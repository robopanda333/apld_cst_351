==> flow/design.v <==
module Alu(
input   [2:0]   Opcode,
input   [3:0]   Data,
input           GO,
input           clk,
input           reset,
output  [3:0]   Result,
output          cout,
output          borrow,
output          led_idle,
output          led_wait,
output          led_rdy,
output          led_done
);
wire    [3:0]   A,
                B;
wire    [2:0]   op;
wire            enA,
                enB,
                enOp;
datalatch       Alatch(clk, reset, enA,  Data, A);
datalatch       Blatch(clk, reset, enB,  Data, B);
datalatch       opCode(clk, reset, enOp, Opcode, op);
Math        math(A, B, op, Result, cout, borrow);
Controller  cnt(clk, reset, GO, enA, enB, enOp, led_idle, led_wait, led_rdy, led_done);
endmodule
module Math(
input       [3:0]   A,
input       [3:0]   B,
input       [2:0]   op,
output  reg [3:0]   result,
output  reg         carry,
output  reg         borrow
);
parameter   Add     = 3'h0,
            Sub     = 3'h1,
            NotA    = 3'h2,
            NotB    = 3'h3,
            And     = 3'h4,
            Or      = 3'h5,
            Xor     = 3'h6,
            Xnor    = 3'h7;
always@ (*)
begin
    case(op)
    Add:
    begin
        {carry, result} = A + B;
        borrow = 0;
    end
    Sub:
    begin
        {borrow, result} = A - B;
        carry = 0;
    end
    NotA:
    begin
        result = ~A;
        {carry, borrow} = 0;
    end
    NotB:
    begin
        result = ~B;
        {carry, borrow} = 0;
    end
    And:
    begin
        result = A & B;
        {carry, borrow} = 0;
    end
    Or:
    begin
        result = A | B;
        {carry, borrow} = 0;
    end
    Xor:
    begin
        result = A ^ B;
        {carry, borrow} = 0;
    end
    Xnor:
    begin
        result = ~ A ^ B;
        {carry, borrow} = 0;
    end
    endcase
end
endmodule
module Controller(
input       clk,
input       rst,
input       go,
output  reg enA,
output  reg enB,
output  reg enOp,
output  reg led_idle,
output  reg led_wait,
output  reg led_rdy,
output  reg led_done
);
parameter   s_Reset     = 3'h0,
            s_Ready     = 3'h1,
            s_LatchA    = 3'h2,
            s_LatchB    = 3'h3,
            s_Work      = 3'h4,
            s_Done      = 3'h5;
parameter   o_Reset     = 7'b0001000, 
            o_Ready     = 7'b0000010,
            o_LatchA    = 7'b1000100,
            o_LatchB    = 7'b0110000,
            o_Work      = 7'b0000000,
            o_Done      = 7'b0000001;
reg [2:0]   state;
always@ (posedge clk or posedge rst)
begin
    if(rst)
        state = s_Reset;
    else
    case(state)
    s_Reset:
        state = s_Ready;
    s_Ready:
        if(go)
            state = s_LatchA;
        else
            state = state;
    s_LatchA:
        if(go)
            state = state;
        else
            state = s_LatchB;
    s_LatchB:
        state = s_Work;
    s_Work:
        state = s_Done;
    s_Done:
        state = s_Ready;
    default:
        state = s_Reset;
    endcase
end
always@ (*)
    case(state)
    s_Reset: {enA,enB,enOp,led_idle,led_wait,led_rdy,led_done} = o_Reset;
    s_Ready: {enA,enB,enOp,led_idle,led_wait,led_rdy,led_done} = o_Ready;
    s_LatchA:{enA,enB,enOp,led_idle,led_wait,led_rdy,led_done} = o_LatchA;
    s_LatchB:{enA,enB,enOp,led_idle,led_wait,led_rdy,led_done} = o_LatchB;
    s_Work:  {enA,enB,enOp,led_idle,led_wait,led_rdy,led_done} = o_Work;
    s_Done:  {enA,enB,enOp,led_idle,led_wait,led_rdy,led_done} = o_Done;
    default: {enA,enB,enOp,led_idle,led_wait,led_rdy,led_done} = o_Reset;
    endcase
endmodule
module datalatch(
input               clk,
input               rst,
input               en,
input       [3:0]   d,
output  reg [3:0]   q
);
always@(posedge clk or posedge rst)
begin
    if(rst)
        q = 0;
    else
        if(en)
            q = d;
        else
            q = q;
end
endmodule
### Step by step through the tools: Alu

The steps from the RTL of Alu to its reports follow in flow order.
Lines are those of the file above, counted from 1.
Operators carry their Yosys type and port widths (W data, S select, Z words).
Cell names lack the library's common part.
The mark - stands for no value.

| design | value |
|---|---|
| top | Alu |
| clock | clk |
| library | sky130hd |
| corner | tt_025C_1v80 |

### Word-level counts

Yosys after proc, flatten, opt, wreduce and memory -nomap, before mapping. Memory bits, and registers merged into a memory's read port (data or address), are not among the register bits. Print and check cells are not counted. Equal cells are merged and count once.

| bit counts | value |
|---|---|
| bits in registers | 14 |
| input port bits | 10 |
| output and inout port bits | 10 |
| word-level cells | 39 |

| operators by class | value |
|---|---|
| add/sub/neg operators | 2 |
| equal/unequal tests | 14 |
| multiplexer cells | 7 |
| bitwise logic cells | 6 |
| reductions and logical operators | 6 |

Operators with widths:

| operator | count |
|---|---|
| $pmux W7 S5 | 1 |
| $pmux W4 S8 | 1 |
| $eq A3 B3 Y1 const B | 6 |
| $pmux W3 S5 | 1 |
| $reduce_or A7 Y1 | 2 |
| $eq A3 B2 Y1 const B | 4 |
| $xor A4 B4 Y4 | 2 |
| $not A4 Y4 | 2 |
| $eq A3 B1 Y1 const B | 2 |
| $logic_not A3 Y1 | 2 |
| $mux W3 | 2 |
| $add A4 B4 Y5 | 1 |
| $sub A4 B4 Y5 | 1 |
| $ne A2 B2 Y1 const B | 2 |
| $and A4 B4 Y4 | 1 |
| $or A4 B4 Y4 | 1 |
| $pmux W1 S2 | 2 |
| $reduce_and A2 Y1 | 1 |
| $reduce_or A2 Y1 | 1 |

### Depth

Yosys ltp: most cells in a row. Word level: on the elaborated netlist, between registers, memories and ports. Mapped: between sequential cells and ports; inverters and the memories' decode and read muxes count.

| logic depth | value |
|---|---|
| word-level depth | 3 |
| ABC_AREA | 0 |
| mapped depth | 9 |

### Synthesis result

The flow's flattened synthesis, as Yosys stat reports it; memories are mapped. The netlist is that of the ABC_AREA named above (0 if unset); the other value can give another one.
The area totals of this step are shown rounded.

| synthesis totals | value |
|---|---|
| cell count | 149 |
| cell area after synthesis | 1246 sq um |
| sequential area | 426.7 sq um |
| flip-flop cells | 17 |
| buffers | 10 |

Cell types:

| cell type | count |
|---|---|
| dfrtp_1 | 16 |
| ha_1 | 12 |
| nand2_1 | 16 |
| o21ai_0 | 12 |
| nor2_1 | 15 |
| a21oi_1 | 11 |
| inv_1 | 12 |
| fa_1 | 2 |
| xnor2_1 | 4 |
| o21ai_1 | 6 |
| dfstp_2 | 1 |
| buf_2 | 5 |
| a22oi_1 | 3 |
| mux4_2 | 1 |
| clkbuf_1 | 5 |
| nor2b_1 | 3 |
| xor2_1 | 2 |
| a211oi_1 | 2 |

Other cell types: 16; their cells: 21.
By module: a second synthesis without flattening, with its own total; a netlist apart from the flattened one above.

| unflattened totals | value |
|---|---|
| cell total of the unflattened synthesis | 148 |
| area (unflattened synthesis) | 1448 sq um |

Each row is one instance without its submodules.

Modules:

| module | times used | cells | area (sq um) | seq. area (sq um) |
|---|---|---|---|---|
| Math | 1 | 99 | 763.2 | 0.0 |
| datalatch | 3 | 9 | 148.9 | 100.1 |
| Controller | 1 | 21 | 234.0 | 151.4 |
| Alu | 1 | 1 | 3.8 | 0.0 |

### Path before layout

Source: OpenSTA report_checks on the synthesized netlist (no wires, ideal clock, input and output delay 20% of the period each), path of least setup slack; recovery checks are left aside. Register names are those of the netlist, which keeps one name where synthesis merged equal registers.

| path after synthesis | value |
|---|---|
| path type | reg2out |
| from | register Alatch.q[0] |
| to | output Result[2] |
| clock period | 3270 ps |
| output delay | 654 ps |
| time at the first pin | 0 ps |
| arrival | 1852 ps |
| data required time | 2616 ps |
| slack | 764 ps |
| path delay | 1852 ps |
| stages on the path | 10 |
| path buffers | 0 |
| synthesis period reached | 2506 ps |

"path delay" = arrival - input delay + setup time.
A path that ends at an output port has no setup time.
"stages on the path" counts driving pins, that of a launching flip-flop among them; a cell with two outputs on the path counts twice.
"synthesis period reached" is the clock period less the worst setup slack; recovery checks do not enter. This is arithmetic on one report: input and output delays are still those of the set period (20% each).
Between the ends stands the longest chain of elaborated cells between them, by number of cells; it is not shown to be the way that was timed. Of several equally long chains one is given.
A line is the first line of the expression or statement that the cell stems from. Yosys adds cells for indexed reads and writes and turns some case tables into memories.
A register here has more assigning lines than the two given.

| between the ends, after synthesis | value |
|---|---|
| cells stage by stage | dfrtp_1 -> inv_1 -> ha_1 -> inv_1 -> fa_1 -> xnor2_1 -> nor2_1 -> a211oi_1 -> a21oi_1 -> a22oi_1 |
| length of the longest elaborated chain | 2 |

RTL lines, path after synthesis:

| what | line | RTL |
|---|---|---|
| start, declared | 158 | `output  reg [3:0]   q` |
| start, assigned | 166 | `q = d;` |
| start, assigned | 168 | `q = q;` |
| $sub A4 B4 Y5 | 53 | `{borrow, result} = A - B;` |
| $pmux W4 S8 | 45 | `case(op)` |
| end, declared | 7 | `output  [3:0]   Result,` |

### Worst path after layout

Path of least setup slack in the final report of entry A (OpenROAD, finished layout, wires in). Where an end is a register, its clock arrival counts in the times.
The report prints the path's times to 10 ps; the period is as set.

| path after layout | value |
|---|---|
| path type | reg2out |
| from | register opCode.q[0] |
| to | output Result[0] |
| clock period | 2630 ps |
| output delay | 530 ps |
| time at the first pin | 290 ps |
| arrival | 2180 ps |
| data required time | 2100 ps |
| slack | -70 ps |
| stages on the path | 8 |
| path buffers | 2 |

Between the ends stands the longest chain of elaborated cells between them, by number of cells; it is not shown to be the way that was timed. Of several equally long chains one is given.
A register here has more assigning lines than the two given.

| between the ends, after layout | value |
|---|---|
| cells stage by stage | dfrtp_1 -> buf_4 -> nor2_1 -> a21oi_1 -> o2bb2ai_1 -> a22oi_1 -> o21ai_1 -> clkdlybuf4s50_1 |
| length of the longest elaborated chain | 2 |

RTL lines, path after layout:

| what | line | RTL |
|---|---|---|
| start, declared | 158 | `output  reg [3:0]   q` |
| start, assigned | 166 | `q = d;` |
| start, assigned | 168 | `q = q;` |
| $eq A3 B3 Y1 | 45 | `case(op)` |
| $pmux W4 S8 | 45 |  |
| end, declared | 7 | `output  [3:0]   Result,` |

Record of 2 stored runs of the RTL-to-layout flow on Alu, platform sky130hd. The runs are unordered. Constraints: input delay and output delay 20% of the set period each, output load 0.01 pF.
By "achieved period" is meant the clock period of the run minus its worst setup slack. This is arithmetic on one report: input and output delays are still those of the set period (20% each).
By "total power of the final layout" is meant OpenSTA's value without simulated activity: inputs other than the clock are taken to toggle once in ten clock periods, and the tool carries that through the logic.
The results are shown rounded.

#### Entry A

| setting | value |
|---|---|
| period_ns | `2.63` |
| SETUP_SLACK_MARGIN | `-0.18` |
| CAP_MARGIN | `20` |
| CORE_MARGIN | `2` |
| CORE_UTILIZATION | `40` |
| SLEW_MARGIN | `20` |

| result | value |
|---|---|
| total power of the final layout | 967.9 uW |
| lowest hold slack | 389 ps |
| worst setup slack after layout | -74 ps |
| post-synthesis cell area | 1246 sq um |
| die outline area | 3578 sq um |
| std-cell area (final layout) | 1619 sq um |
| achieved period | 2704 ps |

#### Entry B

| setting | value |
|---|---|
| period_ns | `1.64` |
| CORE_UTILIZATION | `22` |
| PLACE_DENSITY_LB_ADDON | `0.13` |
| TNS_END_PERCENT | `40` |
| GPL_TIMING_DRIVEN | `0` |
| GPL_ROUTABILITY_DRIVEN | `0` |
| CTS_CLUSTER_SIZE | `38` |
| CTS_CLUSTER_DIAMETER | `47` |
| CAP_MARGIN | `15` |
| SLEW_MARGIN | `15` |
| MIN_ROUTING_LAYER | `met1` |
| CORE_MARGIN | `2` |

| result | value |
|---|---|
| total power of the final layout | 1669 uW |
| lowest hold slack | 375 ps |
| worst setup slack after layout | -770 ps |
| post-synthesis cell area | 1246 sq um |
| die outline area | 6283 sq um |
| std-cell area (final layout) | 1710 sq um |
| achieved period | 2410 ps |
