==> flow/design.v <==
module KP_Key_Ascii(
input				clk,
input				valid,
input		[3:0]	d,
output	reg	[7:0]	Ascii,
output	reg			Ascii_valid
);
parameter	s_first = 0,
			s_second = 1,
			s_back = 2;
reg	[1:0]	state;
always@ (negedge clk)
begin
	case(state)
	s_first:
		begin
			if(d == 4'h7 && valid)
				state = s_second;
			else
				state = state;
		end  
	s_second:
		begin
		case({(d == 4'h7),valid})
		2'b11:
			state = state;
		2'b01:
			state = s_back;
		default:
			state = state;
		endcase
		end
	s_back:
		begin
		case({(d == 4'h7),valid})
		2'b11:
			state = s_second;
		2'b01:
			state = s_first;
		default:
			state = state;
		endcase
		end
	default:
		begin
			state = s_first;
		end
	endcase
end
always@ (posedge clk)
begin
	case(state)
	s_first:
		case(d)
			0:{Ascii_valid,Ascii} = {valid,8'h00};  
			1:{Ascii_valid,Ascii} = {valid,8'h30};  
			4:{Ascii_valid,Ascii} = {valid,8'h37};  
			5:{Ascii_valid,Ascii} = {valid,8'h38};  
			6:{Ascii_valid,Ascii} = {valid,8'h39};  
			8:{Ascii_valid,Ascii} = {valid,8'h34};  
			9:{Ascii_valid,Ascii} = {valid,8'h35};  
			10:{Ascii_valid,Ascii} = {valid,8'h36}; 
			12:{Ascii_valid,Ascii} = {valid,8'h31}; 
			13:{Ascii_valid,Ascii} = {valid,8'h32}; 
			14:{Ascii_valid,Ascii} = {valid,8'h33}; 
			default:{Ascii_valid,Ascii} = {9'h000};
		endcase
	default:
		case(d)
			0:{Ascii_valid,Ascii} = {valid,8'h00};  
			1:{Ascii_valid,Ascii} = {valid,8'h4A};  
			4:{Ascii_valid,Ascii} = {valid,8'h47};  
			5:{Ascii_valid,Ascii} = {valid,8'h48};  
			6:{Ascii_valid,Ascii} = {valid,8'h49};  
			8:{Ascii_valid,Ascii} = {valid,8'h44};  
			9:{Ascii_valid,Ascii} = {valid,8'h45};  
			10:{Ascii_valid,Ascii} = {valid,8'h46}; 
			12:{Ascii_valid,Ascii} = {valid,8'h41}; 
			13:{Ascii_valid,Ascii} = {valid,8'h42}; 
			14:{Ascii_valid,Ascii} = {valid,8'h43}; 
			default:{Ascii_valid,Ascii} = {9'h000};
		endcase
	endcase
end
endmodule
# Tool chain data of KP_Key_Ascii
# Tool output for the design above, in the order of the flow.
# Line numbers count from 1 in the design file above.
# Operators carry their Yosys type and port widths (W data, S select, Z words).
# Library cell names are shortened.
# A cell with -- has no value.
# design
top,KP_Key_Ascii
clk_port,clk
lib,sky130hd
pvt_corner,tt_025C_1v80

# After elaboration
# Counts by Yosys on the flattened word-level netlist (proc, flatten, opt, wreduce; memories kept). Register bits leave out memories and registers merged into their read ports (data or address). Print and check cells are left out. Cells with the same type and inputs are merged into one.
# word_totals
reg_bits,11
latch_bits,0
ram_bits,0
romBits,0
clocked_rd_ports_x_width,0
mem_count,0
in_bits,6
output_inout_bits,9
wordCells,33
# op_classes
add_sub_neg,0
n_mul,0
div_mod_pow,0
cmp,0
n_eq,18
shifts,0
n_mux,8
logic,0
n_reduce_logical,4
# op_table
cell,n
$pmux W9 S11,2
$eq A4 B4 Y1 const B,6
$eq A4 B3 Y1 const B,4
$mux W8,1
$pmux W2 S3,1
$eq A2 B1 Y1 const B,2
$eq A2 B2 Y1 const B,2
$ne A2 B2 Y1 const B,2
$eq A4 B1 Y1 const B,1
$logic_not A4 Y1,1
$pmux W2 S2,1
$mux W2,2
$ne A3 B3 Y1 const B,1
$reduce_and A3 Y1,1
$logic_not A2 Y1,1
$logic_and A1 B1 Y1,1
$mux W1,1

# Depth
# Yosys ltp: most cells in a row. Word level: on the elaborated netlist, between registers, memories and ports. Mapped: between sequential cells and ports; inverters and the memories' decode and read muxes count.
# depth
depth_word,4
abc_area,0
depth_mapped,4
mapped_depth_nobuf,3

# After synthesis
# The flow's flattened synthesis, as Yosys stat reports it; memories are mapped. The netlist is that of the ABC_AREA named above (0 if unset); the other value can give another one.
# types
type,n,type_area_um2
dfxtp_1,7,140.134
edfxtp_1,2,60.058
o21ai_0,5,25.024
buf_4,2,15.014
nor2b_1,2,12.512
inv_1,3,11.261
nor2_1,3,11.261
nand3_1,2,10.01
a31o_2,1,8.758
nand4b_1,1,8.758
o311ai_0,1,8.758
o31a_1,1,8.758
or3b_1,1,8.758
a21boi_0,1,7.507
nand3b_1,1,7.507
o31ai_1,1,7.507
a31oi_1,1,6.256
and2_1,1,6.256
# Other cell types: 9; their cells: 9.
# synth_totals
mapped_cells,45
synth_area_um2,409.1
seq_area_um2,200.2
flip_flops,9
n_buf,4

# Measured results for KP_Key_Ascii: 2 stored runs of the Yosys and OpenROAD flow on sky130hd. The settings differ; the order carries no meaning. The constraints put input and output delay at 20% of the set period each and load the outputs with 0.01 pF.
# "design_power_mw": no workload was simulated; the value follows from the tool's default switching activity.
# Settings: - = not set for that run.
stored run,period_ns,CORE_UTILIZATION,SETUP_SLACK_MARGIN,PLACE_DENSITY,CELL_PAD_IN_SITES_DETAIL_PLACEMENT,GPL_TIMING_DRIVEN,MAX_ROUTING_LAYER,CAP_MARGIN,CORE_MARGIN,SLEW_MARGIN,layout_stdcell_area_um2,ys_area_um2,setup_worst_slack_ns,design.die.area_um2,finish.utilization_pct,setup_tns_ns,design_power_mw,ws_hold_ns
flow run 1,6.57,24,-0.52,0.59,0,1,met4,20,2,20,580.6,409.1,0.695,2051.2,37.2,0.000,0.1841,0.652
flow run 2,3.81,40,0.55,-,-,-,-,20,2,20,589.3,409.1,0.401,1294.6,63.0,0.000,0.3082,0.658
